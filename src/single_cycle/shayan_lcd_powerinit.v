==> flow/design.v <==
`timescale 1ns / 1ps
module PowerInit(clk,dataout,control,ledpin,ledpin2);
	input clk;
	output reg [3:0] dataout; 
	output reg [2:0] control;  
	reg [7:0]  DR;
	reg [3:0]  sel=4;
	reg [25:0] delay=0;
	reg [2:0]  stage=0; 
	reg [4:0]  state=0; 
	reg [7:0]  MUX;
	output reg ledpin = 0;
	output reg ledpin2 = 0;
	always @(posedge clk)
	begin
		case(stage)
		0: begin
				case(state)
					0: begin delay <= 750_000; state<=1;  control<=0; 														end
					1: begin if(delay==0) begin delay<=12; 			state<=2; control<=3'h4; dataout<=4'h3; 	end
								else delay <= delay-1; 																				end
					2: begin if(delay==0) begin delay <= 205_000; 	state<=3; control<=0; 							end
								else delay <= delay-1; 																				end
					3: begin if(delay==0) begin delay<=12; 			state<=4; control<=3'h4; dataout<=4'h3; 	end
								else delay <= delay-1;																				end
					4: begin if(delay==0) begin delay <= 205_000; 	state<=5; control <=0; 							end
								else delay <=delay-1; 																				end
					5: begin if(delay==0) begin delay<=12; 			state<=6; control<=3'h4; dataout<=4'h3; 	end
								else delay <=delay-1; 																				end
					6: begin if(delay==0) begin delay <=2_000;		state<=7; control<=0; 							end
								else delay <=delay-1; 																				end
					7: begin if(delay==0) begin delay<=12; 			state<=8; control<=3'h4; dataout<=4'h2; 	end
								else delay <=delay-1; 																				end
					8: begin if(delay==0) begin delay <= 2_000; 		state<=9; control<=0; 							end
								else delay <=delay-1; 																				end
					9: begin if(delay==0) begin 							state <=0; 			stage<=1; 					end 
								else delay <=delay-1; 																				end
				endcase
			end
		1: begin 
				case(state)
					0: begin case(sel)
							0: begin state <=10;	delay<=82_000; end
							1: begin state <=1; 	DR<=8'h01; 		end
							2: begin state <=1; 	DR<=8'h0c; 		end
							3: begin state <=1; 	DR<=8'h06;	 	end
							4: begin state <=1; 	DR<=8'h28;	 	end
							default: state <=0;
						endcase end
					1: begin state <=2; control <=0; dataout <= DR[7:4]; delay <=2; end
					2: begin if (delay==0) begin delay <= 12; 	state <= 3; control <= 3'h4; 						end
								else delay <= delay-1; 																				end
					3: begin if (delay==0) begin delay <= 2; 		state <= 4; control <= 0; 							end
								else delay <= delay-1; 																				end
					4: begin if (delay==0) begin delay <= 50; 	state <= 5; 											end
								else delay <= delay-1; 																				end
					5: begin if (delay==0) begin delay <= 2; 		state <= 6; control <= 0; dataout<=DR[3:0];	end
								else delay <= delay-1; 																				end
					6: begin if (delay==0) begin delay <= 12; 	state <= 7; control <= 3'h4; 						end
								else delay <= delay-1; 																				end
					7: begin if (delay==0) begin delay <= 2; 		state <= 8; control <= 0; 							end
								else delay <= delay-1; 																				end
					8: begin if (delay==0) begin delay <= 2_000; state <= 9; 											end
								else delay <= delay-1; 																				end
					9: begin if (delay==0) begin 						state <= 0; sel<=sel-1;	 							end
								else delay <= delay-1; 																				end
					10:begin if (delay==0) begin 						state <= 0; stage<=2; sel<=15; 					end
								else delay <= delay-1; 																				end
				endcase
			end
		2: begin 
			case(sel)
				0: begin MUX = 8'h20; end  
				1: begin MUX = 8'h00; end  
				2: begin MUX = 8'h68; end  
				3: begin MUX = 8'h73; end  
				4: begin MUX = 8'h75; end  
				5: begin MUX = 8'h6F; end  
				6: begin MUX = 8'h79; end  
				7: begin MUX = 8'h72; end  
				8: begin MUX = 8'h61; end  
				9: begin MUX = 8'h44; end  
				10:begin MUX = 8'h6E; end  
				11:begin MUX = 8'h61; end  
				12:begin MUX = 8'h79; end  
				13:begin MUX = 8'h61; end  
				14:begin MUX = 8'h68; end  
				15:begin MUX = 8'h53; end  
			endcase
			case(state)
				0: begin state <= 1;																									end
				1: begin state <= 2; DR <=8'h80; 																				end  
				2: begin state <= 3; control <= 0; dataout <= DR[7:4]; delay <= 2; 									end 
				3: begin if(delay==0) begin delay <= 12; 		state<= 4; control<=3'h4; 								end 
						 		else delay <= delay -1 ;																			end
				4: begin if(delay==0) begin delay <= 2; 		state<= 5; control<=0; 									end 
								else delay <= delay -1 ; 																			end
				5: begin if(delay==0) begin delay <= 50 ; 	state<= 6; 													end 
								else delay <= delay -1 ; 																			end
				6: begin if(delay==0) begin delay <= 2;		state <= 7; control <= 0; dataout <=DR[3:0]; 	end 
								else delay <= delay -1 ; 																			end
				7: begin if(delay==0) begin delay <= 12; 		state <= 8; control<=3'h4; 							end
								else delay <= delay -1 ; 																			end
				8: begin if(delay==0) begin delay <= 2; 		state <= 9; control<=0; 								end
								else delay <= delay -1 ; 																			end
				9: begin if(delay==0) begin delay <= 2_000 ; state<= 10; 												end
								else delay <= delay -1 ; 																			end
				10:begin if(delay==0) begin 						state<= 11;													end 
								else delay <= delay -1 ; 																			end
				11:begin state <= 12; DR <= MUX; 																				end
				12:begin state <= 13; control <= 3'b010; dataout <= DR[7:4]; delay <= 2; 							end
				13:begin if(delay==0)begin delay <= 12; 		state<= 14; control<=3'b110; 							end
							else delay <= delay -1 ;																				end
				14:begin if(delay==0)begin delay <= 2; 		state<= 15; control<=3'b010; 							end
							else delay <= delay -1 ; 																				end
				15:begin if(delay==0)begin delay <= 50 ; 		state<= 16;control<=0;									end
							else delay <= delay -1 ; 																				end
				16:begin if(delay==0)begin delay <= 2; state <= 17; control <= 3'b010; dataout <= DR[3:0]; 	end
							else delay <= delay -1 ; 																				end
				17:begin if(delay==0)begin delay <= 12; 		state<= 18; control<=3'b110; 							end
							else delay <= delay -1 ; 																				end
				18:begin if(delay==0)begin delay <= 2; 		state<= 19; control<=3'b010; 							end
							else delay <= delay -1 ; 																				end
				19:begin if(delay==0)begin delay <= 2_000 ; 	state<= 20; control<=0; 								end
							else delay <= delay -1 ; 																				end
				20:begin if(delay==0) begin 
								if(sel==10) begin DR <=8'hC0; 	state<=2; sel<=sel-1;									end 
							   else 										state<=21;													end
							else delay <= delay-1; 																					end
				21:begin if(delay==0)  begin 
								if(sel==0) begin 						state<= 22; 												end
								if(sel==2) begin 						state<=0;   sel<=7;       stage<=3;					end 
								else begin 								state<= 11; sel<=sel - 1; 								end end
							else begin delay <= delay -1 ; 																		end end
				22:begin delay <= 40_000_000; 					state<= 23;  												end
				23:begin if(delay==0)begin 						state<= 22;													end
							else delay <= delay -1 ; 																				end   
				default: 												state <= 0;
			endcase	
		end 		 
		3: begin
			case(sel)
				0: begin MUX = 8'h1B; end 
				1: begin MUX = 8'h0A; end 
				2: begin MUX = 8'h04; end 
				3: begin MUX = 8'h1F; end 
				4: begin MUX = 8'h04; end 
				5: begin MUX = 8'h0E; end 
				6: begin MUX = 8'h0A; end 
				7: begin MUX = 8'h0E; end 
			endcase
			case(state)
				0: begin state <= 1; 																									end
				1: begin DR <= 8'h40; 									state<=2; 													end
				2: begin delay <= 2; 		dataout <= DR[7:4]; 	state<=3; control <= 0;   								end 
				3: begin if(delay==0) begin delay <= 12; 			state<=4; control<=3'h4; 								end 
						 	else delay <= delay -1 ;																					end
				4: begin if(delay==0) begin delay <= 2; 			state<=5; control<=0; 									end 
						 	else delay <= delay -1 ; 																					end
				5: begin if(delay==0) begin delay <= 50 ; 		state<=6; 													end
						 	else delay <= delay -1 ; 																					end
				6: begin if(delay==0) begin delay <= 2; 			state<=7; control<=0; dataout<=DR[3:0];			end 
						 	else delay <= delay -1 ; 																					end
				7: begin if(delay==0) begin delay <= 12; 			state<=8; control<=3'h4; 								end
						 	else delay <= delay -1 ; 																					end
				8: begin if(delay==0) begin delay <= 2; 			state<=9; control<=0; 									end
						 	else delay <= delay -1 ;																					end
				9: begin if(delay==0) begin delay <= 2_000 ; 	state<=10; 													end
						 	else delay <= delay -1 ; 																					end
				10:begin if(delay==0) begin 							state<=11;  sel<=7; 										end 
							else delay <= delay -1 ; 																					end
				11:begin DR <= MUX; 										state<=12;													end
				12:begin delay <= 2; control <= 3'b010;			state<=13; dataout <= DR[7:4];  						end
				13:begin if(delay==0) begin delay <= 12; 			state<=14; control<=3'b110; 							end
						 else delay <= delay -1 ;																						end
				14:begin if(delay==0) begin delay <= 2; 			state<=15; control<=3'b010; 							end
						 else delay <= delay -1 ; 																						end
				15:begin if(delay==0) begin delay <= 50;	 		state<=16; control<=0; 									end
						 else delay <= delay -1 ; 																						end
				16:begin if(delay==0) begin delay <= 2;			state<=17; control<=3'b010; dataout<=DR[3:0]; 	end
						 else delay <= delay -1 ; 																						end
				17:begin if(delay==0) begin delay <= 12; 			state<=18; control<=3'b110; 							end
						 else delay <= delay -1 ; 																						end
				18:begin if(delay==0) begin delay <= 2; 			state<=19; control<=3'b010; 							end
						 else delay <= delay -1 ; 																						end
				19:begin if(delay==0) begin delay <= 2_000;	 	state<=20; control<=0; 									end
						 else delay <= delay -1 ; 																						end
				20:begin if(delay==0) begin 
								if(sel==0) 									state<=21;
								else begin 									state<=11; sel<=sel-1;	 								end end
			 				else delay <= delay -1 ; 																					end
				21:begin state <= 22; delay <= 40_000_000; 																		end
				22:begin if(delay==0) begin ledpin=1; ledpin2=1;state<=2; stage<=2; DR<=8'hCE; sel<=1;				end
			 				else delay <= delay -1 ; 																					end   
				default: 													state<=0;
			endcase
		end 	 
		endcase
	end
endmodule
== Reports on PowerInit ==
Tool output for the design above, in the order of the flow.
Lines are those of the file above, counted from 1.
Library cell names are shortened.
A cell with -- has no value.
Design
  top: PowerInit
  clock port: clk
  cell library: sky130hd
  corner: tt_025C_1v80

== Word-level counts ==
Source: Yosys, flattened and elaborated, memories not mapped. Widths are those after wreduce. Registers that Yosys merges into a memory's read port (data or address) are not register bits. Print and check cells do not count.
Yosys's memory passes give these memory sizes; they may raise the number of words (mostly to a power of two), join words into wider ones and drop unused or constant bits.
Bit counts
  bits in registers: 62
  bits in read-only memories: 112
  memory cells: 1
  output and inout bits: 9
Cells by class
  $add $sub $neg: 2
  equal/unequal tests: 73
  mux-type cells: 91
  reductions and logical operators: 40
Memory list
  (no name shown): depth 16, width 7, read ports 1, wr ports 0, line 72  | case(sel)
Operator list (number)
  case mux 26 bit (select 7 bit): 3
  two-way mux 26 bit: 7
  case mux 26 bit (select 5 bit): 1
  case mux 5 bit (select 24 bit): 1
  two-way mux 5 bit: 24
  case mux 5 bit (select 23 bit): 1
  case mux 26 bit (select 4 bit): 1
  case mux 5 bit (select 10 bit): 2
  case mux 8 bit (select 3 bit): 3
  two-way mux 4 bit: 14
  case mux 4 bit (select 2 bit): 6
  != test 3 bit (second input constant): 15
  equality test 5 x 4 -> 1 bit (second input constant): 8
  equality test 5 bit (second input constant): 8
  case mux 8 bit (select 5 bit): 1
  two-way mux 3 bit: 12
  case mux 4 bit (select 3 bit): 3
  case mux 8 bit (select 4 bit): 1
  two-way mux 8 bit: 4
  OR reduction 2 bit: 14
  case mux 3 bit (select 3 bit): 3
  subtractor 26 x 1 -> 26 bit (second input constant): 1
  logical NOT 26 bit: 1
  != test 21 x 18 -> 1 bit (second input constant): 1
  != test 20 x 15 -> 1 bit (second input constant): 1
  OR reduction 4 bit: 5
  equality test 5 x 3 -> 1 bit (second input constant): 4
  case mux 5 bit (select 4 bit): 1
Not listed: further kinds 37, cells in them 60.

== Longest topological paths ==
Longest topological path by Yosys (ltp), each cell counted once; first at word level (registers and memories cut), then after technology mapping (sequential cells cut; the memories' decode and read muxes count).
Depth
  depth in word-level cells: 5
  ABC_AREA: 0
  mapped depth: 11
  depth with buffers taken out: 9

== After synthesis ==
Yosys stat after the flow's synthesis: flattened, memories mapped to cells. It holds for the ABC_AREA given above (unset counts as 0); a run with the other value may have another netlist.
Cells by type (number)
  edfxtp_1: 61
  o21ai_0: 90
  a21oi_1: 64
  nor2_1: 85
  nand2_1: 80
  clkbuf_1: 50
  xnor2_1: 18
  nor3_1: 27
  a211oi_1: 15
  a31oi_1: 17
  mux2i_1: 8
  nand3_1: 16
  ha_1: 6
  o22ai_1: 11
  a22oi_1: 9
  o211ai_1: 9
  xor2_1: 7
  o31ai_1: 8
Not listed: further types 58, cells in them 160.
Mapped netlist
  standard cells after synthesis: 741
  synthesis area: 0.0056817 sq mm
  area of sequential cells: 0.0018318 sq mm
  flip-flop cells: 61
  buffers: 61

== Path before layout ==
OpenSTA on the mapped netlist: ideal clock, no wires. The path of least setup slack (recovery checks aside). Input and output delay are each 20% of the period. Register names are those of the netlist, which keeps one name where synthesis merged equal registers.
Path post-synthesis
  path kind: register -> register
  from: reg sel[1]
  to: reg delay[0]
  clock period: 4.76 ns
  launch time at the first pin: 0.000 ns
  arrival: 3.604 ns
  path slack: 0.711 ns
  delay of the path: 4.049 ns
  driving pins on the path: 10
  synthesis period reached: 4.049 ns
"delay of the path" = arrival - input delay + setup time.
"driving pins on the path": output pins that drive a net of the path, with the launching flip-flop's if there is one; two outputs of one cell count as two.
"synthesis period reached" is the clock period less the worst setup slack; recovery checks do not enter. This is arithmetic on one report: input and output delays are still those of the set period (20% each).
Between the ends stands the longest chain of elaborated cells between them, by number of cells; it is not shown to be the way that was timed. Of several equally long chains one is given.
Each line given opens the expression or statement behind the cell; cells for indexed reads and writes are added by Yosys, which also makes memories of some case tables.
At most two assigning lines are given for a register; there are more.
The path ends at the enable pin of a flip-flop; only ways to that pin are counted.
Between the ends, post-synthesis
  cell sequence: edfxtp_1 inv_1 ha_1 clkbuf_1 inv_1 nor3_1 nand3_1 a21oi_1 a21oi_1 o21ai_0
  cells in the longest elaborated chain: 3
  elaborated cells between the ends (all ways): 3
  those cells by class: 1 x eq/ne; 2 x reduce/logical
RTL lines, path post-synthesis
  start: declaration: line 7  | reg [3:0] sel=4;
  start: assignment: line 65  | 9: begin if (delay==0) begin state <= 0; sel<=sel-1; end
  start: assignment: line 67  | 10:begin if (delay==0) begin state <= 0; stage<=2; sel<=15; end
  logical NOT 4 bit: line 42  | 0: begin case(sel)
  != test 3 bit
  AND reduction 6 bit
  end: assignment: line 35  | else delay <=delay-1; end
  end: assignment: line 37  | else delay <=delay-1; end
  end: declaration: line 8  | reg [25:0] delay=0;

== Worst path after layout ==
From the final timing report of flow run A: the path of least setup slack in the routed layout; clock arrival at registers is part of the times.
Path after layout
  path kind: register -> register
  from: reg delay[16]
  to: reg state[1]
  clock period: 4.42 ns
  launch time at the first pin: 0.34 ns
  arrival: 3.39 ns
  path slack: 1.12 ns
  driving pins on the path: 7
Between the ends stands the longest chain of elaborated cells between them, by number of cells; it is not shown to be the way that was timed. Of several equally long chains one is given.
At most two assigning lines are given for a register; there are more.
Ways into the end's enable are left out, as the timed path ends at the data pin.
Between the ends, after layout
  cell sequence: edfxtp_1 or4_4 or4b_4 or2_1 o21ai_0 nand3_1 or4_1
  cells in the longest elaborated chain: 4
  elaborated cells between the ends (all ways): 28
  those cells by class: 27 x mux; 1 x reduce/logical
RTL lines, path after layout
  start: declaration: line 8  | reg [25:0] delay=0;
  start: assignment: line 21  | else delay <= delay-1; end
  start: assignment: line 23  | else delay <= delay-1; end
  logical NOT 26 bit: line 193  | 22:begin if(delay==0) begin ledpin=1; ledpin2=1;state<=2; stage<=2; DR<=8'hCE; sel<=1; end
  two-way mux 5 bit: line 193
  case mux 5 bit (select 23 bit): line 152  | case(state)
  case mux 5 bit (select 4 bit): line 16  | case(stage)
  end: assignment: line 19  | 0: begin delay <= 750_000; state<=1; control<=0; end
  end: assignment: line 20  | 1: begin if(delay==0) begin delay<=12; state<=2; control<=3'h4; dataout<=4'h3; end
  end: declaration: line 10  | reg [4:0] state=0;

Add stored flow runs of PowerInit

Stored flow runs of PowerInit (2 of them; Yosys, OpenROAD, sky130hd). They differ in their settings and are not a sequence. Constraints: input delay and output delay 20% of the set period each, output load 0.01 pF.
"achieved clock period" means the clock period less the worst setup slack. The figure is calculated, with input and output delays left at 20% of the set period.
"worst setup path time" is the time allowed to the run's worst setup path (the clock period less input and output delay, where it has them) less its slack. Clock arrival times count: a late capture clock shortens it, a late launch clock lengthens it.
"power" rests on the timing tool's default activity at the inputs, not on a simulated workload.

Flow run A
==> flow/run.sh <==
#!/bin/bash
# the make line also repeats the synthesis and layout settings of config.mk as NAME=value (left out here)
make -C /OpenROAD-flow-scripts/flow DESIGN_CONFIG=/design/flow/config.mk WORK_HOME=/design/flow/orfs CLKGATE_MAP_FILE= finish
==> flow/config.mk <==
export PLATFORM = sky130hd
export DESIGN_NAME = PowerInit
export DESIGN_NICKNAME = PowerInit
export VERILOG_FILES = /design/flow/design.v
export SDC_FILE = /design/flow/constraint.sdc
export NUM_CORES = 4
export LEC_CHECK = 0
export CAP_MARGIN = 20
export CORE_MARGIN = 2
export CORE_UTILIZATION = 40
export SETUP_SLACK_MARGIN = 0.94
export SLEW_MARGIN = 20
==> flow/constraint.sdc <==
create_clock -name core_clock -period 4.42 [get_ports {clk}]
set_input_delay 0.8840 -clock core_clock [delete_from_list [all_inputs] [get_ports {clk}]]
set_output_delay 0.8840 -clock core_clock [all_outputs]
set_load 0.01 [all_outputs]

==> results of flow run A <==
chip area after synthesis (Yosys): 0.0056817 sq mm
die area: 0.0151733 sq mm
standard-cell area of the final layout: 0.0063223 sq mm
utilization: 45.5%
worst setup slack after layout: 1.116 ns
total negative slack: 0.000 ns
worst hold slack: 0.563 ns
power: 1401 µW
achieved clock period: 3.304 ns
worst setup path time: 3.30 ns
worst setup path kind: register -> register

Flow run B
==> flow/run.sh <==
#!/bin/bash
# the make line also repeats the synthesis and layout settings of config.mk as NAME=value (left out here)
make -C /OpenROAD-flow-scripts/flow DESIGN_CONFIG=/design/flow/config.mk WORK_HOME=/design/flow/orfs CLKGATE_MAP_FILE= finish
==> flow/config.mk <==
export PLATFORM = sky130hd
export DESIGN_NAME = PowerInit
export DESIGN_NICKNAME = PowerInit
export VERILOG_FILES = /design/flow/design.v
export SDC_FILE = /design/flow/constraint.sdc
export NUM_CORES = 4
export LEC_CHECK = 0
export ABC_AREA = 1
export CAP_MARGIN = 30
export CORE_MARGIN = 3
export CORE_UTILIZATION = 15
export GPL_TIMING_DRIVEN = 0
export PLACE_DENSITY = 0.72
export SLEW_MARGIN = 20
==> flow/constraint.sdc <==
create_clock -name core_clock -period 2.43 [get_ports {clk}]
set_input_delay 0.4860 -clock core_clock [delete_from_list [all_inputs] [get_ports {clk}]]
set_output_delay 0.4860 -clock core_clock [all_outputs]
set_load 0.01 [all_outputs]

==> results of flow run B <==
chip area after synthesis (Yosys): 0.0065488 sq mm
die area: 0.0462014 sq mm
standard-cell area of the final layout: 0.0089286 sq mm
utilization: 21.0%
worst setup slack after layout: -0.109 ns
total negative slack: -0.678 ns
worst hold slack: 0.528 ns
power: 2376 µW
achieved clock period: 2.539 ns
worst setup path time: 2.54 ns
worst setup path kind: register -> register
