==> flow/design.v <==
`timescale 1ns / 1ps
module reg_file_beh(A, B, Aaddr, Baddr, Caddr, C, load, nClear, clk, m_state, m_data);
	input 	[3:0]  	Aaddr, Baddr, Caddr;
	input 	[15:0] 	C;
	input 		 		load, nClear, clk;
	input 	[3:0] 	m_state;
	output 	[15:0] 	A, B;
	output reg [31:0] m_data;
	reg [15:0] Aout, Bout;
	reg [15:0] r0, r1, r2,  r3,  r4,  r5,  r6,  r7,
				  r8, r9, r10, r11, r12, r13, r14, r15;
	assign A = Aout;
	assign B = Bout;
	always @(posedge clk) begin
		Aout <= 	(Aaddr == 0) ? r0 :
					(Aaddr == 1) ? r1 :
					(Aaddr == 2) ? r2 :
					(Aaddr == 3) ? r3 :
					(Aaddr == 4) ? r4 :
					(Aaddr == 5) ? r5 :
					(Aaddr == 6) ? r6 :
					(Aaddr == 7) ? r7 :
					(Aaddr == 8) ? r8 :
					(Aaddr == 9) ? r9 :
					(Aaddr == 10) ? r10 :
					(Aaddr == 11) ? r11 :
					(Aaddr == 12) ? r12 :
					(Aaddr == 13) ? r13 :
					(Aaddr == 14) ? r14 :
					(Aaddr == 15) ? r15 : 0;
	 	Bout <= 	(Baddr == 0) ? r0 :
					(Baddr == 1) ? r1 :
					(Baddr == 2) ? r2 :
					(Baddr == 3) ? r3 :
					(Baddr == 4) ? r4 :
					(Baddr == 5) ? r5 :
					(Baddr == 6) ? r6 :
					(Baddr == 7) ? r7 :
					(Baddr == 8) ? r8 :
					(Baddr == 9) ? r9 :
					(Baddr == 10) ? r10 :
					(Baddr == 11) ? r11 :
					(Baddr == 12) ? r12 :
					(Baddr == 13) ? r13 :
					(Baddr == 14) ? r14 :
					(Baddr == 15) ? r15 : 0;
			if (load) begin
				case(Caddr)
					0: begin
							r0 <= C;
					end
					1: begin
							r1 <= C;
					end
					2: begin
							r2 <= C;
					end
					3: begin
							r3 <= C;
					end
					4: begin
							r4 <= C;
					end
					5: begin
							r5 <= C;
					end
					6: begin
							r6 <= C;
					end
					7: begin
							r7 <= C;
					end
					8: begin
							r8 <= C;
					end
					9: begin
							r9 <= C;
					end
					10: begin
							r10 <= C;
					end
					11: begin
							r11 <= C;
					end
					12: begin
							r12 <= C;
					end
					13: begin
							r13 <= C;
					end
					14: begin
							r14 <= C;
					end
					15: begin
							r15 <= C;
					end
				endcase
			end
			if (~nClear) begin
				r0 <= 0;
				r1 <= 0;
				r2 <= 0;
				r3 <= 0;
				r4 <= 0;
				r5 <= 0;
				r6 <= 0;
				r7 <= 0;
				r8 <= 0;
				r9 <= 0;
				r10 <= 0;
				r11 <= 0;
				r12 <= 0;
				r13 <= 0;
				r14 <= 0;
				r15 <= 0;
				Aout <= 0;
				Bout <= 0;
			end
	end
	always @(m_state)
		case(m_state)
			0:  m_data<={r0, r1};
			1:  m_data<={r1, r2};
			2:  m_data<={r2, r3};
			3:  m_data<={r3, r4};
			4:  m_data<={r4, r5};
			5:  m_data<={r5, r6};
			6:  m_data<={r6, r7};
			7:  m_data<={r7, r8};
			8:  m_data<={r8, r9};
			9:  m_data<={r9, r10};
			10: m_data<={r10, r11};
			11: m_data<={r11, r12};
			12: m_data<={r12, r13};
			13: m_data<={r13, r14};
			14: m_data<={r14, r15};
			15: m_data<={r15, r0};
		endcase
endmodule
---- Tool chain data of reg_file_beh ----
What the tools print for reg_file_beh, step after step.
Lines are those of the file above, counted from 1.
Library cell names are shortened.
A cell with -- has no value.
design
  top ..................................... reg_file_beh
  clock ................................... clk
  cell library ............................ sky130hd
  corner .................................. tt_025C_1v80

---- Word-level counts ----
Yosys after proc, flatten, opt, wreduce and memory -nomap, before mapping. Enables and synchronous resets that opt folds into registers are not counted as muxes. Memory bits, and registers merged into a memory's read port (data or address), are not among the register bits. Print and check cells are not counted. Equal cells are merged and count once.
bit counts
  flip-flop bits (word level) ............. 288
  bits of input ports ..................... 35
  output and inout bits ................... 64
  cells after elaboration ................. 131
cells by class
  equal/unequal tests ..................... 60
  mux-type cells .......................... 33
  reduce/logical cells .................... 20
operators by type and width
  operator                                              number
  parallel mux 32 bit (select 16 bit)                   1
  2-to-1 mux 16 bit                                     32
  equality test 4 bit (second input constant)           32
  equality test 4 x 3 -> 1 bit (second input constant)  16
  AND reduction 2 bit                                   16
  equality test 4 x 2 -> 1 bit (second input constant)  8
  equality test 4 x 1 -> 1 bit (second input constant)  4
  logical NOT 4 bit                                     4

---- Logic depth ----
Yosys ltp: most cells in a row. Word level: on the elaborated netlist, between registers, memories and ports. Mapped: between sequential cells and ports; inverters and the memories' decode and read muxes count.
logic depth
  depth after elaboration ................. 17
  ABC_AREA ................................ 0
  gate-level depth with buffers ........... 9
  mapped depth without buffers ............ 5

---- Synthesis result ----
Yosys stat after the flow's synthesis: flattened, memories mapped to cells. It holds for the ABC_AREA given above (unset counts as 0); a run with the other value may have another netlist.
cells by type
  cell type  number  total area (µm²)
  dfxtp_1    288     5,765.53
  nand2_1    627     2.35E+03
  a21oi_1    378     1.89E+03
  mux2i_1    111     1.11E+03
  mux4_2     39      878.342
  o21ai_0    112     560.538
  mux2_2     45      506.736
  a22oi_1    62      465.446
  clkbuf_1   124     465.446
  buf_2      70      350.336
  nor2_1     93      349.085
  a22o_1     38      332.819
  buf_6      25      281.52
  o22ai_1    39      243.984
  a221oi_1   27      236.477
  o221ai_1   26      227.718
  nand2b_1   34      212.704
  nor2b_1    29      181.424
Not listed: further types 63, cells in them 382.
mapped netlist
  cell count .............................. 2,549
  synthesis area .......................... 0.0193048 mm²
  sequential area ......................... 0.0057655 mm²
  flip-flop cells ......................... 288
  buffer cells ............................ 247

---- Worst setup path after synthesis ----
Source: OpenSTA report_checks on the synthesized netlist (no wires, ideal clock, input and output delay 20% of the period each), path of least setup slack; recovery checks are left aside. Register names are those of the netlist, which keeps one name where synthesis merged equal registers.
timing after synthesis
  path type ............................... in2out
  from .................................... input port m_state[1]
  to ...................................... output port m_data[26]
  clock period ............................ 2.79 ns
  external input delay .................... 0.558 ns
  external output delay ................... 0.558 ns
  time at the first pin ................... 0.558 ns
  data arrival time ....................... 1.861 ns
  required time ........................... 2.232 ns
  path slack .............................. 0.371 ns
  delay of the path ....................... 1.303 ns
  stages .................................. 7
  buffers on the path ..................... 3
  period reached after synthesis .......... 2.419 ns
"delay of the path" is the arrival time less input delay plus setup time.
At an output port there is no setup time.
"stages" counts driving pins, that of a launching flip-flop among them; a cell with two outputs on the path counts twice.
"period reached after synthesis" = period - worst setup slack (recovery checks aside). The figure is calculated, with input and output delays left at 20% of the set period.
Between the ends stands the longest chain of elaborated cells between them, by number of cells; it is not shown to be the way that was timed. Of several equally long chains one is given.
Each line given opens the expression or statement behind the cell; cells for indexed reads and writes are added by Yosys, which also makes memories of some case tables.
between the ends, after synthesis
  cells stage by stage .................... buf_4 > buf_6 > and2_1 > clkbuf_1 > a32o_1 > a2111oi_2 > a21oi_1
  cells in the longest elaborated chain ... 2
  elaborated cells between the ends (all ways) .. 17
  source lines of those cells ............. 1
  classes of those cells .................. 15 x eq/ne; 1 x mux; 1 x reduce/logical
ends and longest elaborated chain, after synthesis
  element                              line  source
  start, declared                      6     input [3:0] m_state;
  equality test 4 bit                  121   case(m_state)
  parallel mux 32 bit (select 16 bit)  121
  end, declared                        8     output reg [31:0] m_data;

---- Timing after layout ----
Path of least setup slack in the final report of stored run 2 (OpenROAD, finished layout, wires in). Where an end is a register, its clock arrival counts in the times.
timing post-layout
  path type ............................... in2out
  from .................................... input port m_state[0]
  to ...................................... output port m_data[21]
  clock period ............................ 3.78 ns
  external input delay .................... 0.76 ns
  external output delay ................... 0.76 ns
  time at the first pin ................... 0.76 ns
  data arrival time ....................... 3.02 ns
  required time ........................... 3.02 ns
  path slack .............................. 0.01 ns
  stages .................................. 9
  buffers on the path ..................... 4
Between the ends stands the longest chain of elaborated cells between them, by number of cells; it is not shown to be the way that was timed. Of several equally long chains one is given.
between the ends, post-layout
  cells stage by stage .................... buf_6 > bufbuf_16 > nor3b_1 > buf_4 > nand3_1 > o211ai_1 > a221oi_1 > a31oi_1 > clkdlybuf4s50_1
  cells in the longest elaborated chain ... 2
  elaborated cells between the ends (all ways) .. 17
  source lines of those cells ............. 1
  classes of those cells .................. 15 x eq/ne; 1 x mux; 1 x reduce/logical
ends and longest elaborated chain, post-layout
  element                              line  source
  start, declared                      6     input [3:0] m_state;
  equality test 4 bit                  121   case(m_state)
  parallel mux 32 bit (select 16 bit)  121
  end, declared                        8     output reg [31:0] m_data;

Design reg_file_beh on sky130hd. What follows are 2 stored runs of the flow, each under its own settings; their order means nothing. The constraints put input and output delay at 20% of the set period each and load the outputs with 0.01 pF.
"clock period reached" means the clock period less the worst setup slack. The figure is calculated, with input and output delays left at 20% of the set period.
"critical path time": the worst setup path's part of the clock period (all of it between registers, 20% less for each end at a port) less its slack. A launch clock that arrives late makes it longer, a capture clock that arrives late makes it shorter.
"total design power" rests on the timing tool's default activity at the inputs, not on a simulated workload.

---- stored run 1 ----
settings
  period_ns = 2.0
  CORE_UTILIZATION = 43
  SETUP_SLACK_MARGIN = -0.02
  CELL_PAD_IN_SITES_DETAIL_PLACEMENT = 2
  GPL_TIMING_DRIVEN = 1
  CTS_CLUSTER_SIZE = 76
  MAX_ROUTING_LAYER = met5
  CAP_MARGIN = 20
  CORE_MARGIN = 2
  SLEW_MARGIN = 20
results
  no final report: placement broke off with DPL-0033

---- stored run 2 ----
settings
  period_ns = 3.78
  CORE_UTILIZATION = 45
  PLACE_DENSITY_LB_ADDON = 0.05
  CTS_CLUSTER_DIAMETER = 149
  CAP_MARGIN = 30
  MIN_ROUTING_LAYER = met1
  CORE_MARGIN = 2
  SLEW_MARGIN = 20
results
  lowest setup slack ...................... 0.006 ns
  clock period reached .................... 3.774 ns
  chip area in the Yosys report ........... 0.0193048 mm²
  total design power ...................... 0.007899 W
  final design utilization ................ 55.5%
  worst hold slack in the final report .... 0.497 ns
  die outline area ........................ 0.0445717 mm²
  critical path time ...................... 2.26 ns
  critical path type ...................... in2out
